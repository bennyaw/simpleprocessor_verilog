==> flow/design.v <==
module RAM(clock,writeEn,address,ramOut,dataIn,reset);
	input clock,writeEn,reset;
	input [4:0]address;
	input [7:0]dataIn;
	output reg[7:0]ramOut;
	reg [7:0]RAM[31:0];
always@(posedge clock,negedge reset)
	if(!reset)begin
		RAM[5'b00000] <= 8'b10000000;
		RAM[5'b00001] <= 8'b01111111;
		RAM[5'b00010] <= 8'b10100100;
		RAM[5'b00011] <= 8'b11000001;
		RAM[5'b00100] <= 8'b11111111;
		RAM[5'b11111] <= 8'b00000001;
	end
	else
		if(writeEn)
			RAM[address] <= dataIn;
		else 
			ramOut <= RAM[address];
endmodule 
module controlUnit(irLoad,irIn,jmpMux,pcLoad,memInst,memWr,aLoad,aSel,
			sub,clock,reset,aEq0,aPos,halt,enter);
		input [2:0]irIn;
		input aEq0,aPos,enter;
		input clock,reset;
		output reg irLoad,jmpMux,pcLoad,memInst,memWr,aLoad,sub,halt;
		output reg [1:0]aSel;
		reg [3:0]state,next_state;
		parameter s0=4'd0, 	s1=4'd1,  s2=4'd2,  s3=4'd8,  s4=4'd9, s5=4'd10,
				  s6=4'd11, s7=4'd12, s8=4'd13, s9=4'd14, s10=4'd15;
always@(posedge clock, negedge reset)
	if(!reset)
		state<=s0;
	else
		state<=next_state;
always@(state or irIn or enter)
	case(state)
		s0 : next_state= s1;
		s1 : next_state= s2;
		s2 : if(irIn == 3'd0) 
				next_state= s3;
			 else if(irIn == 3'd1) 
				next_state= s4;
			 else if(irIn == 3'd2) 
				next_state= s5;
			 else if(irIn == 3'd3) 
				next_state= s6;
			 else if(irIn == 3'd4) 
				next_state= s7;
			 else if(irIn == 3'd5) 
				next_state= s8;
			 else if(irIn == 3'd6) 
				next_state= s9;
			 else if(irIn == 3'd7) 
				next_state= s10;
			 else 
				next_state= s0;
		s7 : if(enter)
				next_state= s0;
			 else
				next_state= s7;
		s3 : next_state= s0;
		s4 : next_state= s0;
		s5 : next_state= s0;
		s6 : next_state= s0;
		s8 : next_state= s0;
		s9 : next_state= s0;
		s10: next_state= s10;
		default : next_state= s0; 
	endcase
always@(state)
	case(state)
		s0 : begin 
			 irLoad=4'd0; jmpMux=4'd0; pcLoad=4'd0; memInst=4'd0; memWr=4'd0; 
			 aSel=2'b00; aLoad=4'd0; sub=4'd0; halt=4'd0;
			 end
		s1 : begin
			 irLoad=4'd1; jmpMux=4'd0; pcLoad=4'd1; memInst=4'd0; memWr=4'd0; 
			 aSel=2'b00; aLoad=4'd0; sub=4'd0; halt=4'd0;
			 end
		s2 : begin
			 irLoad=4'd0; jmpMux=4'd0; pcLoad=4'd0; memInst=4'd1; memWr=4'd0; 
			 aSel=2'b00; aLoad=4'd0; sub=4'd0; halt=4'd0;
			 end
		s3 : begin
			 irLoad=4'd0; jmpMux=4'd0; pcLoad=4'd0; memInst=4'd0; memWr=4'd0; 
			 aSel=2'b10; aLoad=4'd1; sub=4'd0; halt=4'd0;
			 end
		s4 : begin
			 irLoad=4'd0; jmpMux=4'd0; pcLoad=4'd0; memInst=4'd1; memWr=4'd1; 
			 aSel=2'b00; aLoad=4'd0; sub=4'd0; halt=4'd0;
			 end
		s5 : begin
			 irLoad=4'd0; jmpMux=4'd0; pcLoad=4'd0; memInst=4'd0; memWr=4'd0; 
			 aSel=2'b00; aLoad=4'd1; sub=4'd0; halt=4'd0;
			 end
		s6 : begin
			 irLoad=4'd0; jmpMux=4'd0; pcLoad=4'd0; memInst=4'd0; memWr=4'd0; 
			 aSel=2'b00; aLoad=4'd1; sub=4'd1; halt=4'd0;
			 end
		s7 : begin
			 irLoad=4'd0; jmpMux=4'd0; pcLoad=4'd0; memInst=4'd0; memWr=4'd0; 
			 aSel=2'b01; aLoad=4'd1; sub=4'd0; halt=4'd0;
			 end
		s8 : begin
			 irLoad=4'd0; jmpMux=4'd1; pcLoad=aEq0; memInst=4'd0; memWr=4'd0; 
			 aSel=2'b00; aLoad=4'd0; sub=4'd0; halt=4'd0;
			 end
		s9 : begin
			 irLoad=4'd0; jmpMux=4'd1; pcLoad=aPos; memInst=4'd0; memWr=4'd0; 
			 aSel=2'b00; aLoad=4'd0; sub=4'd0; halt=4'd0;
			 end
		s10: begin
			 irLoad=4'd0; jmpMux=4'd0; pcLoad=4'd0; memInst=4'd0; memWr=4'd0; 
			 aSel=2'b00; aLoad=4'd0; sub=4'd0; halt=4'd1;
			 end
	default: begin
			 irLoad=4'd0; jmpMux=4'd0; pcLoad=4'd0; memInst=4'd0; memWr=4'd0; 
			 aSel=2'b00; aLoad=4'd0; sub=4'd0; halt=4'd0;
			 end
	endcase
endmodule
module dataPath(clock,reset,irLoad,jmpMux,pcLoad,memInst,memWr,
				aSel,aLoad,sub,ir,aEq0,aPos,dataIn,dataOut);
	input wire clock,reset;
	input wire irLoad,jmpMux,pcLoad,memInst,memWr,aLoad,sub;
	input wire [1:0]aSel;	
	input wire[7:0]dataIn;
	output [7:0]dataOut;
	output [2:0]ir;
	output aEq0,aPos;
	wire [7:0]ramOut;
	wire [7:0]irOut;
	wire [4:0]pcAddress; 
	wire [4:0]pcIn;
	wire  [4:0]pcIncrement;
	wire [4:0]pcOut;
	wire [7:0]aOut;
	wire [7:0]aIn;
	wire [7:0]subOut;
	wire [3:0]OR1,OR2;
	mux4to1 aRegIn (aSel,subOut,dataIn,ramOut,aIn);
	assign dataOut[7:0] = aOut[7:0];
	assign subOut[7:0]  = sub?(aOut[7:0]-ramOut[7:0]):(aOut[7:0]+ramOut[7:0]);
	assign aPos = ~aOut[7];
	or(OR1,aOut[0],aOut[1],aOut[2],aOut[3]);
	or(OR2,aOut[4],aOut[5],aOut[6],aOut[7]);
	nor(aEq0,OR1,OR2);
	assign pcIncrement = pcOut + 5'd1;
	assign pcIn[4:0] = jmpMux?irOut[4:0]:pcIncrement[4:0];
	assign pcAddress[4:0] = memInst?irOut[4:0]:pcOut[4:0]; 
	assign ir[2:0] = irOut[7:5];
	RAM ram (clock,memWr,pcAddress,ramOut,aOut,reset);
	register_master #(.size(8))IR (.load(irLoad),.clear(reset),.clock(clock),.dataIn(ramOut),.dataOut(irOut));
	register_master #(.size(5))PC (.load(pcLoad),.clear(reset),.clock(clock),.dataIn(pcIn),.dataOut(pcOut));
	register_master #(.size(8))A  (.load(aLoad) ,.clear(reset),.clock(clock),.dataIn(aIn),.dataOut(aOut));
endmodule 
module mux4to1(sel,in0,in1,in2,out);
	input [1:0]sel;
	input [7:0]in0,in1,in2;
	output reg[7:0]out;
	always@(sel,in0,in1,in2)
	case(sel)
		2'b00:	out = in0;
		2'b01:	out = in1;
		2'b10:	out = in2;
	default: out = 8'bzzzzzzzz;
	endcase
endmodule 
module processor(clock,reset,enter,dataIn,dataOut,halt);
	input clock,reset,enter;
	input [7:0]dataIn;
	output wire [7:0]dataOut;
	output wire halt;
	wire irLoad,jmpMux,pcLoad,memInst,memWr,aLoad,sub;
	wire [1:0]aSel;
	wire [2:0]IR;
	wire aEq0,aPos;
	controlUnit cu0 (irLoad,IR,jmpMux,pcLoad,memInst,memWr,aLoad,aSel,
					         sub,clock,reset,aEq0,aPos,halt,enter);
	dataPath    dp0 (clock,reset,irLoad,jmpMux,pcLoad,memInst,memWr,
					         aSel,aLoad,sub,IR,aEq0,aPos,dataIn,dataOut);
endmodule 
module register_master(load,clear,clock,dataIn,dataOut);
	parameter size = 1;
	input load,clear,clock;
	input [size-1:0]dataIn;
	output reg [size-1:0]dataOut;
always@(posedge clock,negedge clear)
	if(!clear)
		dataOut <= 0;
	else 
		if(load)
			dataOut <= dataIn;
		else
			dataOut <= dataOut;
endmodule 
### Reports on processor

The steps from the RTL of processor to its reports follow in flow order.
Line numbers count from 1 in the design file above.
Cell names lack the library's common part.
The mark - stands for no value.

* top: processor
* clock input: clock
* standard-cell library: sky130hd
* corner: tt_025C_1v80

### After elaboration

Yosys after proc, flatten, opt, wreduce and memory -nomap, before mapping. Print and check cells are not counted. Equal cells are merged and count once.

* register bits after elaboration: 289
* input port bits: 11
* output and inout bits: 9
* cells after elaboration: 164

* $add $sub $neg: 3
* equal/unequal tests: 50
* multiplexer cells: 24
* bitwise logic cells: 10
* reductions and logical operators: 40

Operator list (count)
* 8-bit parallel mux with 32-bit select: 1
* 5-bit == test with constant B: 16
* 3-bit AND reduction: 26
* 5-bit by 4-bit == test with 1-bit output with constant B: 8
* 4-bit two-way mux: 9
* 4-bit == test with constant B: 8
* 8-bit parallel mux with 3-bit select: 1
* 5-bit by 3-bit == test with 1-bit output with constant B: 4
* 4-bit parallel mux with 5-bit select: 1
* 2-bit AND reduction: 7
* 3-bit == test with constant B: 4
* 5-bit by 2-bit == test with 1-bit output with constant B: 2
* 5-bit two-way mux: 2
* 8-bit adder: 1
* 8-bit subtractor: 1
* 8-bit two-way mux: 1
* 1-bit OR: 7
* 1-bit two-way mux: 7
* 3-bit by 2-bit == test with 1-bit output with constant B: 2
* 5-bit by 1-bit adder with 5-bit output with constant B: 1
* 5-bit by 1-bit == test with 1-bit output with constant B: 1
* 5-bit zero test: 1
* 2-bit OR reduction: 2
* 4-bit by 1-bit == test with 1-bit output with constant B: 1
* 4-bit by 2-bit == test with 1-bit output with constant B: 1
* 4-bit zero test: 1
* 4-bit OR reduction: 1
* 2-bit parallel mux with 2-bit select: 1

Not listed: further kinds 7, cells in them 9.

### Logic depth

Yosys ltp: most cells in a row. Word level: on the elaborated netlist, between registers, memories and ports. Mapped: between sequential cells and ports; inverters and the memories' decode and read muxes count.

* depth after elaboration: 10
* ABC_AREA: 0
* depth in mapped cells: 12

### Netlist

The flow's flattened synthesis, as Yosys stat reports it; memories are mapped. The netlist is that of the ABC_AREA named above (0 if unset); the other value can give another one.
Totals and module areas in this step are rounded.

Cells by type
* edfxtp_1: count 216, area in all 6.49E+03 um2
* dfrtp_1: count 56, area in all 1.4E+03 um2
* dfstp_2: count 24, area in all 630.605 um2
* mux2_2: count 51, area in all 574.301 um2
* a22oi_1: count 48, area in all 360.346 um2
* a22o_1: count 36, area in all 315.302 um2
* a221oi_1: count 33, area in all 289.027 um2
* nor3_1: count 33, area in all 165.158 um2
* ha_1: count 12, area in all 150.144 um2
* nand2_1: count 38, area in all 142.637 um2
* nor4_1: count 21, area in all 131.376 um2
* a21oi_1: count 25, area in all 125.12 um2
* nor3_2: count 11, area in all 110.106 um2
* o21ai_0: count 22, area in all 110.106 um2
* nor2_1: count 29, area in all 108.854 um2
* xnor2_1: count 11, area in all 96.342 um2
* nand4_1: count 14, area in all 87.584 um2
* nand3_1: count 15, area in all 75.072 um2

Other cell types: 44; their cells: 132.

* mapped cells: 827
* chip area (Yosys): 12000 um2
* sequential part of the area: 8500 um2
* flip-flops: 296
* buffers: 31

The figures by module come from a second, unflattened synthesis with its own total; it is not the netlist above.

* cells (unflattened synthesis): 898
* area total of the unflattened synthesis: 13000 um2

Each row is one instance without its submodules.

Modules
* RAM: times used 1, cells 706, area 11000 um2
* register_master (size=8): times used 2, cells 17, area 330 um2
* dataPath: times used 1, cells 83, area 600 um2
* controlUnit: times used 1, cells 34, area 400 um2
* mux4to1: times used 1, cells 31, area 190 um2
* register_master (size=5): times used 1, cells 10, area 180 um2
* processor: times used 1, cells 0, area 0.0 um2

### Worst setup path after synthesis

Source: OpenSTA report_checks on the synthesized netlist (no wires, ideal clock, input and output delay 20% of the period each), path of least setup slack; recovery checks are left aside. Register names are those of the netlist, which keeps one name where synthesis merged equal registers.

* path kind: reg-to-reg
* from: register cu0.state
* to: register dp0.ram.RAM[24][0]
* clock period: 2.88 ns
* library setup time: 0.395 ns
* arrival time: 2.390 ns
* required time: 2.485 ns
* slack: 0.095 ns
* delay of the path: 2.785 ns
* driving pins on the path: 8
* path buffers: 4
* period reached after synthesis: 2.785 ns

"delay of the path" is the arrival time less input delay plus setup time.
"driving pins on the path" counts driving pins, that of a launching flip-flop among them; a cell with two outputs on the path counts twice.
"period reached after synthesis" = period - worst setup slack (recovery checks aside). The figure is calculated, with input and output delays left at 20% of the set period.
Where an end lacks its bit number, it is one bit of the signal, or one of the new flip-flops if synthesis recoded a state register.
Between the ends stands the longest chain of elaborated cells between them, by number of cells; it is not shown to be the way that was timed. Of several equally long chains one is given.
A line is the first line of the expression or statement that the cell stems from. Yosys adds cells for indexed reads and writes and turns some case tables into memories.

* cells stage by stage: dfrtp_1 -> buf_2 -> or3b_1 -> and2_1 -> clkbuf_2 -> buf_4 -> buf_2 -> nor4_1
* cells in the longest elaborated chain: 6
* elaborated cells on any way between the ends: 8
* those cells by class: eq/ne: 3; mux: 3; reduce/logical: 2

RTL lines, path post-synthesis
* start: declaration: line 29 `reg [3:0]state,next_state;`
* start: assignment: line 34 `state<=s0;`
* start: assignment: line 36 `state<=next_state;`
* 4-bit by 2-bit == test with 1-bit output: line 73 `case(state)`
* 2-bit OR reduction
* 1-bit two-way mux: line 73
* 5-bit two-way mux: line 152 `assign pcAddress[4:0] = memInst?irOut[4:0]:pcOut[4:0];`
* 5-bit == test: line 18 `RAM[address] <= dataIn;`
* 3-bit AND reduction
* end: assignment: line 18
* end: declaration: line 6 `reg [7:0]RAM[31:0];`

### Worst path after layout

Path of least setup slack in the final report of run 1 (OpenROAD, finished layout, wires in). Where an end is a register, its clock arrival counts in the times.

* path kind: reg-to-reg
* from: register cu0.state
* to: register dp0.ram.ramOut[0]
* clock period: 5.03 ns
* library setup time: 0.25 ns
* arrival time: 3.96 ns
* required time: 5.32 ns
* slack: 1.36 ns
* driving pins on the path: 8
* path buffers: 0

Where an end lacks its bit number, it is one bit of the signal, or one of the new flip-flops if synthesis recoded a state register.
Between the ends stands the longest chain of elaborated cells between them, by number of cells; it is not shown to be the way that was timed. Of several equally long chains one is given.
Ways into the end's enable are left out, as the timed path ends at the data pin.

* cells stage by stage: dfrtp_1 -> or2_1 -> a31oi_4 -> nor3_2 -> a22o_1 -> a221oi_1 -> nand4_1 -> a211o_1
* cells in the longest elaborated chain: 6
* elaborated cells on any way between the ends: 38
* those cells by class: eq/ne: 33; mux: 3; reduce/logical: 2

RTL lines, path after layout
* start: declaration: line 29 `reg [3:0]state,next_state;`
* start: assignment: line 34 `state<=s0;`
* start: assignment: line 36 `state<=next_state;`
* 4-bit by 2-bit == test with 1-bit output: line 73 `case(state)`
* 2-bit OR reduction
* 1-bit two-way mux: line 73
* 5-bit two-way mux: line 152 `assign pcAddress[4:0] = memInst?irOut[4:0]:pcOut[4:0];`
* 5-bit == test: line 20 `ramOut <= RAM[address];`
* 8-bit parallel mux with 32-bit select: line 20
* end: assignment: line 20
* end: declaration: line 5 `output reg[7:0]ramOut;`

Below are 2 stored runs of the flow (Yosys, OpenROAD; platform sky130hd) on processor, each with its settings and what was measured, unordered. Constraints: input delay and output delay 20% of the set period each, output load 0.01 pF.
"achieved clock period": clock period set for the run, less the worst setup slack. It is reckoned from that one timing run; input and output delays stay at 20% of the period that was set.
"time of the worst setup path": the worst setup path's part of the clock period (all of it between registers, 20% less for each end at a port) less its slack. A launch clock that arrives late makes it longer, a capture clock that arrives late makes it shorter.
"power consumption" rests on the timing tool's default activity at the inputs, not on a simulated workload.
The results are shown rounded.

### Run 1

==> flow/run.sh <==
#!/bin/bash
# the make line also repeats the synthesis and layout settings of config.mk as NAME=value (left out here)
make -C /OpenROAD-flow-scripts/flow DESIGN_CONFIG=/design/flow/config.mk WORK_HOME=/design/flow/orfs CLKGATE_MAP_FILE= finish
==> flow/config.mk <==
export PLATFORM = sky130hd
export DESIGN_NAME = processor
export DESIGN_NICKNAME = processor
export VERILOG_FILES = /design/flow/design.v
export SDC_FILE = /design/flow/constraint.sdc
export NUM_CORES = 4
export LEC_CHECK = 0
export CAP_MARGIN = 20
export CELL_PAD_IN_SITES_DETAIL_PLACEMENT = 0
export CORE_MARGIN = 2
export CORE_UTILIZATION = 60
export MAX_ROUTING_LAYER = met5
export PLACE_DENSITY_LB_ADDON = 0.26
export SETUP_SLACK_MARGIN = 0.36
export SLEW_MARGIN = 20
export TNS_END_PERCENT = 55
==> flow/constraint.sdc <==
create_clock -name core_clock -period 5.03 [get_ports {clock}]
set_input_delay 1.0060 -clock core_clock [delete_from_list [all_inputs] [get_ports {clock}]]
set_output_delay 1.0060 -clock core_clock [all_outputs]
set_load 0.01 [all_outputs]

Results of run 1:
- Synthesis area: 12000 um2
- Area inside the die boundary: 22000 um2
- Standard-cell area after layout: 14000 um2
- Post-layout utilization: 0.69
- Setup slack of the worst path: 1.4 ns
- Final setup TNS: 0.000 ns
- Power consumption: 8.6 mW
- Achieved clock period: 3.670 ns
- Time of the worst setup path: 3.67 ns
- Worst path kind: reg-to-reg

### Run 2

==> flow/run.sh <==
#!/bin/bash
# the make line also repeats the synthesis and layout settings of config.mk as NAME=value (left out here)
make -C /OpenROAD-flow-scripts/flow DESIGN_CONFIG=/design/flow/config.mk WORK_HOME=/design/flow/orfs CLKGATE_MAP_FILE= finish
==> flow/config.mk <==
export PLATFORM = sky130hd
export DESIGN_NAME = processor
export DESIGN_NICKNAME = processor
export VERILOG_FILES = /design/flow/design.v
export SDC_FILE = /design/flow/constraint.sdc
export NUM_CORES = 4
export LEC_CHECK = 0
export CAP_MARGIN = 20
export CORE_MARGIN = 2
export CORE_UTILIZATION = 40
export SETUP_SLACK_MARGIN = 0.77
export SLEW_MARGIN = 20
==> flow/constraint.sdc <==
create_clock -name core_clock -period 2.84 [get_ports {clock}]
set_input_delay 0.5680 -clock core_clock [delete_from_list [all_inputs] [get_ports {clock}]]
set_output_delay 0.5680 -clock core_clock [all_outputs]
set_load 0.01 [all_outputs]

Results of run 2:
- Synthesis area: 12000 um2
- Area inside the die boundary: 32000 um2
- Standard-cell area after layout: 18000 um2
- Post-layout utilization: 0.59
- Setup slack of the worst path: -0.052 ns
- Final setup TNS: -0.096 ns
- Power consumption: 21 mW
- Achieved clock period: 2.892 ns
- Time of the worst setup path: 2.89 ns
- Worst path kind: reg-to-reg
